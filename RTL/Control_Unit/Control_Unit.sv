==> flow/design.v <==
module Control_Unit #(
    parameter  integer DRAM_DATA_WIDTH=128,
    localparam integer DramBytesPerWord=DRAM_DATA_WIDTH/8,
    parameter  integer DRAM_ADDR_WIDTH=10,
    localparam integer DramAddrWidth=DRAM_ADDR_WIDTH+$clog2(DramBytesPerWord),
    parameter  integer SA_LENGTH=256,
    parameter  integer UB_ADDR_WIDTH=10,
    parameter  integer UB_NO_BANKS=8,
    localparam integer UbDataWidth=8*SA_LENGTH,
    localparam integer UbBytesPerWord=UbDataWidth/8,
    localparam integer UbAddrWidth=UB_ADDR_WIDTH+$clog2(UB_NO_BANKS)+$clog2(UbBytesPerWord),
    localparam integer OpcodeWidth=3,
    localparam integer ColWidth=$clog2(DramBytesPerWord),
    localparam integer RowWidth=DRAM_ADDR_WIDTH,
    localparam integer InstructionSize=OpcodeWidth+DramAddrWidth+UbAddrWidth+ColWidth+RowWidth,
    parameter  integer IM_ADDR_WIDTH=32
) (
    input  wire                                          CLK,
    input  wire                                          ASYNC_RST,
    input  wire                                          SYNC_RST,
    input  wire                                          EN,
    input  wire [InstructionSize-1:0]                    instruction,
    output reg                                           UB_brden,
    input  wire [7:0]                                    UB_rddata,
    output reg                                           UB_wren,
    output reg                                           UB_bwren,
    output reg  [UbAddrWidth-1:0]                        UB_wraddr,
    output reg  [UbAddrWidth-$clog2(UbBytesPerWord)-1:0] UB_bwraddr,
    output reg  [7:0]                                    UB_wrdata,
    output reg  [UbAddrWidth-1:0]                        UB_rdaddr,
    output reg  [UbAddrWidth-$clog2(UbBytesPerWord)-1:0] UB_brdaddr,
    input  wire [7:0]                                    DRAM_rddata,
    output reg  [DramAddrWidth-1:0]                      DRAM_rdaddr,
    output reg                                           DRAM_wren,
    output reg  [DramAddrWidth-1:0]                      DRAM_wraddr,
    output reg  [7:0]                                    DRAM_wrdata,
    output reg                                           DRAM_en,
    output reg                                           UB_en,
    output reg  [IM_ADDR_WIDTH-1:0]                      pc,
    output reg  [7:0]                                    NORM_shift_ammount,
    output reg  [7:0]                                    NORM_z,
    output reg                                           SA_load,
    output reg                                           SA_en
);
    typedef enum logic [1:0] {prepare, execute, finalize} state_e;
    typedef enum logic [OpcodeWidth-1:0] {
        nop,
        mvin,
        mvout,
        quantize,
        load,
        matmul
    } opcode_e;
    state_e cs, ns;
    opcode_e opcode;
    logic [DramAddrWidth-1:0] dram_addr;
    logic [UbAddrWidth-1:0]   ub_addr;
    logic [ColWidth-1:0]      no_cols;
    logic [RowWidth-1:0]      no_rows;
    logic [UbAddrWidth-1:0]   shift_ammount_addr;
    logic [UbAddrWidth-1:0]   zero_point_addr;
    logic [UbAddrWidth-1:0]   initial_weight_addr;
    assign opcode              = opcode_e'(instruction[InstructionSize-1:InstructionSize-OpcodeWidth]);
    assign dram_addr           = instruction[InstructionSize-OpcodeWidth-1-:DramAddrWidth];
    assign ub_addr             = instruction[InstructionSize-OpcodeWidth-DramAddrWidth-1-:UbAddrWidth];
    assign no_cols             = instruction[ColWidth+RowWidth-1:RowWidth];
    assign no_rows             = instruction[RowWidth-1:0];
    assign shift_ammount_addr  = instruction[2*UbAddrWidth-1:UbAddrWidth];
    assign zero_point_addr     = instruction[UbAddrWidth-1:0];
    assign initial_weight_addr = instruction[UbAddrWidth-$clog2(UbBytesPerWord)-1:0];
    logic [ColWidth-1:0]            col_counter;
    logic [ColWidth-1:0]            col_counter_prev;
    logic [ColWidth-1:0]            col_counter_prev2;
    logic [RowWidth-1:0]            row_counter;
    logic [RowWidth-1:0]            row_counter_prev;
    logic [RowWidth-1:0]            row_counter_prev2;
    logic [$clog2(SA_LENGTH+1)-1:0] load_counter;
    always @(posedge CLK or negedge ASYNC_RST) begin
        if (~ASYNC_RST) begin
            cs                <= prepare;
            col_counter_prev  <= 0;
            col_counter_prev2 <= 0;
            row_counter_prev  <= 0;
            row_counter_prev2 <= 0;
        end
        else if (EN) begin
            if (SYNC_RST) begin
                cs                <= prepare;
                col_counter_prev  <= 0;
                col_counter_prev2 <= 0;
                row_counter_prev  <= 0;
                row_counter_prev2 <= 0;
            end
            else begin
                cs                <= ns;
                col_counter_prev  <= col_counter;
                row_counter_prev  <= row_counter;
                col_counter_prev2 <= col_counter_prev;
                row_counter_prev2 <= row_counter_prev;
            end
        end
    end
    always_comb begin
        ns = cs;
        case (cs)
            prepare: begin
                if (opcode != nop) begin
                    ns = execute;
                end
            end
            execute: begin
                case (opcode)
                    mvin, mvout: begin
                        if (row_counter_prev == no_rows) begin
                            ns = finalize;
                        end
                    end
                    quantize: begin
                        if (row_counter == 1) begin
                            ns = finalize;
                        end
                    end
                    load: begin
                        if (load_counter == SA_LENGTH) begin
                            ns = finalize;
                        end
                    end
                    default: begin
                        ns = finalize;
                    end
                endcase
            end
            finalize: begin
                ns = prepare;
            end
            default: begin
                ns = prepare;
            end
        endcase
    end
    always @(posedge CLK or negedge ASYNC_RST) begin
        if (~ASYNC_RST) begin
            pc           <= 0;
            UB_en        <= 0;
            DRAM_en      <= 0;
            row_counter  <= 0;
            col_counter  <= 0;
            load_counter <= 0;
            DRAM_wren    <= 0;
            DRAM_rdaddr  <= 0;
            DRAM_wraddr  <= 0;
            UB_wren      <= 0;
            UB_wrdata    <= 0;
            UB_wraddr    <= 0;
            UB_rdaddr    <= 0;
            UB_bwren     <= 0;
            UB_brden     <= 0;
            UB_bwraddr   <= 0;
            UB_brdaddr   <= 0;
            SA_en        <= 0;
            SA_load      <= 0;
        end
        else if (EN) begin
            if (SYNC_RST) begin
                pc           <= 0;
                UB_en        <= 0;
                DRAM_en      <= 0;
                row_counter  <= 0;
                col_counter  <= 0;
                load_counter <= 0;
                DRAM_wren    <= 0;
                DRAM_rdaddr  <= 0;
                DRAM_wraddr  <= 0;
                UB_wren      <= 0;
                UB_wrdata    <= 0;
                UB_wraddr    <= 0;
                UB_rdaddr    <= 0;
                UB_bwren     <= 0;
                UB_brden     <= 0;
                UB_bwraddr   <= 0;
                UB_brdaddr   <= 0;
                SA_en        <= 0;
                SA_load      <= 0;
            end
            else begin
                case (cs)
                    prepare: begin
                        case (opcode)
                            nop: begin
                                pc <= pc + 1;
                            end
                            mvin, mvout: begin
                                UB_en   <= 1'b1;
                                DRAM_en <= 1'b1;
                            end
                            quantize: begin
                                UB_en     <= 1'b1;
                                UB_rdaddr <= shift_ammount_addr;
                            end
                            load: begin
                                UB_en        <= 1'b1;
                                SA_load      <= 1'b1;
                                SA_en        <= 1'b1;
                                UB_brden     <= 1'b1;
                                UB_brdaddr   <= initial_weight_addr;
                                load_counter <= load_counter + 1;
                            end
                            default: begin
                            end
                        endcase
                    end
                    execute: begin
                        case (opcode)
                            mvin: begin
                                DRAM_rdaddr <= dram_addr +
                                    {row_counter[RowWidth-1:0], col_counter[ColWidth-1:0]};
                                UB_wraddr   <= ub_addr +
                                    {
                                        row_counter_prev2[RowWidth-1:0],
                                        {$clog2(UB_NO_BANKS){1'b0}},
                                        col_counter_prev2[ColWidth-1:0]
                                    };
                                UB_wrdata   <= DRAM_rddata;
                                col_counter <= col_counter + 1;
                                if (col_counter == no_cols - 1) begin
                                    col_counter <= 0;
                                    row_counter <= row_counter + 1;
                                end
                                if (col_counter_prev != 0 || row_counter_prev != 0) begin
                                    UB_wren <= 1;
                                end
                            end
                            mvout: begin
                                DRAM_wraddr <= dram_addr +
                                    {
                                        row_counter_prev2[RowWidth-1:0],
                                        col_counter_prev2[ColWidth-1:0]
                                    };
                                UB_rdaddr <= ub_addr +
                                    {
                                        row_counter[RowWidth-1:0],
                                        {$clog2(UB_NO_BANKS){1'b0}},
                                        col_counter[ColWidth-1:0]
                                    };
                                DRAM_wrdata <= UB_rddata;
                                col_counter <= col_counter + 1;
                                if (col_counter == no_cols - 1) begin
                                    col_counter <= 0;
                                    row_counter <= row_counter + 1;
                                end
                                if (col_counter_prev != 0 || row_counter_prev != 0) begin
                                    DRAM_wren <= 1;
                                end
                            end
                            quantize: begin
                                if (row_counter == 0) begin
                                    UB_rdaddr <= zero_point_addr;
                                end
                                else if (row_counter == 1) begin
                                    NORM_shift_ammount <= UB_rddata;
                                end
                                row_counter <= row_counter + 1;
                            end
                            load: begin
                                UB_brdaddr <= initial_weight_addr + {
                                    load_counter,
                                    {$clog2(UB_NO_BANKS){1'b0}}
                                };
                                load_counter <= load_counter + 1;
                            end
                            default: begin
                            end
                        endcase
                    end
                    finalize: begin
                        pc           <= pc + 1;
                        UB_en        <= 0;
                        DRAM_en      <= 0;
                        row_counter  <= 0;
                        col_counter  <= 0;
                        load_counter <= 0;
                        DRAM_wren    <= 0;
                        DRAM_rdaddr  <= 0;
                        DRAM_wraddr  <= 0;
                        UB_wren      <= 0;
                        UB_wraddr    <= 0;
                        UB_wrdata    <= 0;
                        UB_rdaddr    <= 0;
                        UB_bwren     <= 0;
                        UB_brden     <= 0;
                        UB_bwraddr   <= 0;
                        UB_brdaddr   <= 0;
                        SA_load      <= 0;
                        SA_en        <= 0;
                        case (opcode)
                            quantize: begin
                                NORM_z <= UB_rddata;
                            end
                            default: begin
                            end
                        endcase
                    end
                    default: begin
                    end
                endcase
            end
        end
    end
endmodule
# Step by step through the tools: Control_Unit
# Tool output for the design above, in the order of the flow.
# Line numbers count from 1 in the design file above.
# Library cell names are shortened.
# A cell with - has no value.
# design
design,Control_Unit
clk_port,CLK
library,sky130hd
lib_corner,tt_025C_1v80

# Word level
# Yosys after proc, flatten, opt, wreduce and memory -nomap, before mapping. Memory bits, and registers merged into a memory's read port (data or address), are not among the register bits. Print and check cells are not counted. Equal cells are merged and count once.
# word_totals
regBits,219
inputBits,72
output_inout_bits,168
wordCells,164
# op_classes
addsub,10
n_eq,29
mux,66
logic,2
n_reduce_logical,32
# ops
cell,n
21-bit two-way mux,5
21-bit parallel mux with 2-bit select,2
13-bit two-way mux,5
32-bit parallel mux with 2-bit select,1
32-bit two-way mux,2
21-bit parallel mux with 3-bit select,1
14-bit parallel mux with 2-bit select,2
14-bit two-way mux,4
21-bit by 17-bit adder with 21-bit output,2
10-bit parallel mux with 2-bit select,2
10-bit two-way mux,4
13-bit parallel mux with 3-bit select,1
32-bit by 1-bit adder with 32-bit output (second input constant),1
4-bit by 32-bit == test with 1-bit output,1
3-bit inequality test (second input constant),10
14-bit adder,2
4-bit inequality test (second input constant),7
3-bit AND reduction,8
5-bit AND reduction,4
4-bit two-way mux,5
9-bit parallel mux with 2-bit select,1
9-bit two-way mux,2
4-bit AND reduction,4
8-bit parallel mux with 2-bit select,1
8-bit two-way mux,2
13-bit by 12-bit adder with 13-bit output,1
1-bit two-way mux,13
10-bit by 1-bit adder with 10-bit output (second input constant),1
# Other operator kinds: 31; their cells: 45.

# Logic depth
# Depth = most cells in a row (Yosys ltp): at word level without a register or memory, in the mapped netlist without a sequential cell, where the memories' decode and read muxes count.
# logic_depth
ltp_word,6
abc_area,0
mapped_depth,10
ltp_nobuf,10

# Netlist
# Yosys stat after the flow's synthesis: flattened, memories mapped to cells. It holds for the ABC_AREA given above (unset counts as 0); a run with the other value may have another netlist.
# Totals and module areas in this step are rounded.
# mapped
cells,1361
area_um2,12590
seqArea_um2,5276
ffs,206
buf_cells,77
# by_type
type,n,type_area_um2
dfrtp_1,181,4.53E+03
ha_1,71,888.352
edfxtp_1,24,720.691
o21ai_0,117,585.562
nand2_1,145,544.272
xnor2_1,53,464.195
xor2_1,48,420.403
a21oi_1,77,385.37
nor2_1,100,375.36
a22o_1,29,253.994
o31ai_1,31,232.723
inv_1,59,221.462
a21o_1,26,195.187
nand3_1,39,195.187
nand3b_1,26,195.187
clkbuf_1,44,165.158
nand2b_1,21,131.376
buf_4,17,127.622
# Not listed: further types 63, cells in them 253.

# Worst setup path after synthesis
# OpenSTA on the mapped netlist: ideal clock, no wires. The path of least setup slack (recovery checks aside). Input and output delay are each 20% of the period. Register names are those of the netlist, which keeps one name where synthesis merged equal registers.
# synth_timing
path_type,input -> register
startpoint,in instruction[51]
endpoint,reg NORM_z[0]
clock_period_ns,4.92
input_delay_ns,0.984
setup_ns,0.395
launch_ns,0.984
t_arrival_ns,2.745
t_required_ns,4.525
path_slack_ns,1.781
delay_ns,2.156
stages,6
n_path_buf,3
period_less_setup_slack_ns,3.139
# "delay_ns" = arrival - input delay + setup time.
# "stages": output pins that drive a net of the path, with the launching flip-flop's if there is one; two outputs of one cell count as two.
# "period_less_setup_slack_ns" = period - worst setup slack (recovery checks aside). The figure is calculated, with input and output delays left at 20% of the set period.
# The rows between start and end are the longest chain of elaborated cells between them; the timing report does not say that the signal goes this way. Where chains are equally long, one stands for them.
# A line is the first line of the expression or statement that the cell stems from. Yosys adds cells for indexed reads and writes and turns some case tables into memories.
# synth_between
path_cell_list,buf_6 > nand2b_1 > or2_1 > buf_2 > clkbuf_1 > nor4_1
elab_chain_cells,2
cells_between,2
cone_classes,eq/ne (1); reduce/logical (1)
# synth_rtl
item,line_no,rtl
start: declaration,22,"input  wire [InstructionSize-1:0]                    instruction,"
3-bit by 2-bit == test with 1-bit output,295,case (opcode)
5-bit AND reduction,-,
end: assignment,297,NORM_z <= UB_rddata;
end: declaration,41,"output reg  [7:0]                                    NORM_z,"

# Worst path after layout
# Path of least setup slack in the final report of run A (OpenROAD, finished layout, wires in). Where an end is a register, its clock arrival counts in the times.
# layout_timing
path_type,input -> register
startpoint,in instruction[14]
endpoint,reg UB_wraddr[20]
clock_period_ns,3.36
input_delay_ns,0.67
setup_ns,0.11
launch_ns,0.67
t_arrival_ns,3.45
t_required_ns,3.78
path_slack_ns,0.33
stages,11
n_path_buf,1
# The rows between start and end are the longest chain of elaborated cells between them; the timing report does not say that the signal goes this way. Where chains are equally long, one stands for them.
# A register here has more assigning lines than the two given.
# layout_between
path_cell_list,clkdlybuf4s50_1 > ha_1 > inv_1 > fa_1 > nand2b_1 > a2111oi_2 > o211ai_1 > a21oi_1 > o2111ai_1 > xnor2_1 > a22o_1
elab_chain_cells,4
cells_between,4
lines_between,4
cone_classes,add/sub (1); mux (3)
# layout_rtl
item,line_no,rtl
start: declaration,22,"input  wire [InstructionSize-1:0]                    instruction,"
21-bit by 17-bit adder with 21-bit output,217,UB_wraddr   <= ub_addr +
21-bit two-way mux,213,case (opcode)
21-bit parallel mux with 2-bit select,186,case (cs)
21-bit two-way mux,164,if (SYNC_RST) begin
end: assignment,154,UB_wraddr    <= 0;
end: assignment,217,
end: declaration,27,"output reg  [UbAddrWidth-1:0]                        UB_wraddr,"

# Control_Unit through Yosys and OpenROAD on sky130hd: 2 stored runs, unordered, with their settings and measured results. The constraints put input and output delay at 20% of the set period each and load the outputs with 0.01 pF.
# The measured numbers are rounded.
# A setting shown as -- is not set for that run.
stored run,period_ns,CORE_UTILIZATION,CAP_MARGIN,CORE_MARGIN,SLEW_MARGIN,SETUP_SLACK_MARGIN,PLACE_DENSITY,CORE_ASPECT_RATIO,CELL_PAD_IN_SITES_GLOBAL_PLACEMENT,GPL_ROUTABILITY_DRIVEN,CTS_CLUSTER_SIZE,CTS_CLUSTER_DIAMETER,MIN_ROUTING_LAYER,util_frac,timing.setup.tns_ns,synthesis_area_um2,timing.setup.ws_ns,design_die_area_um2
run A,3.36,51,20,2,20,--,--,--,--,--,--,--,--,0.671,0.000,12590,0.329,25960
run B,4.11,42,20,2,5,-0.19,0.72,0.59,1,1,22,212,met1,0.534,0.000,12590,0.839,31430
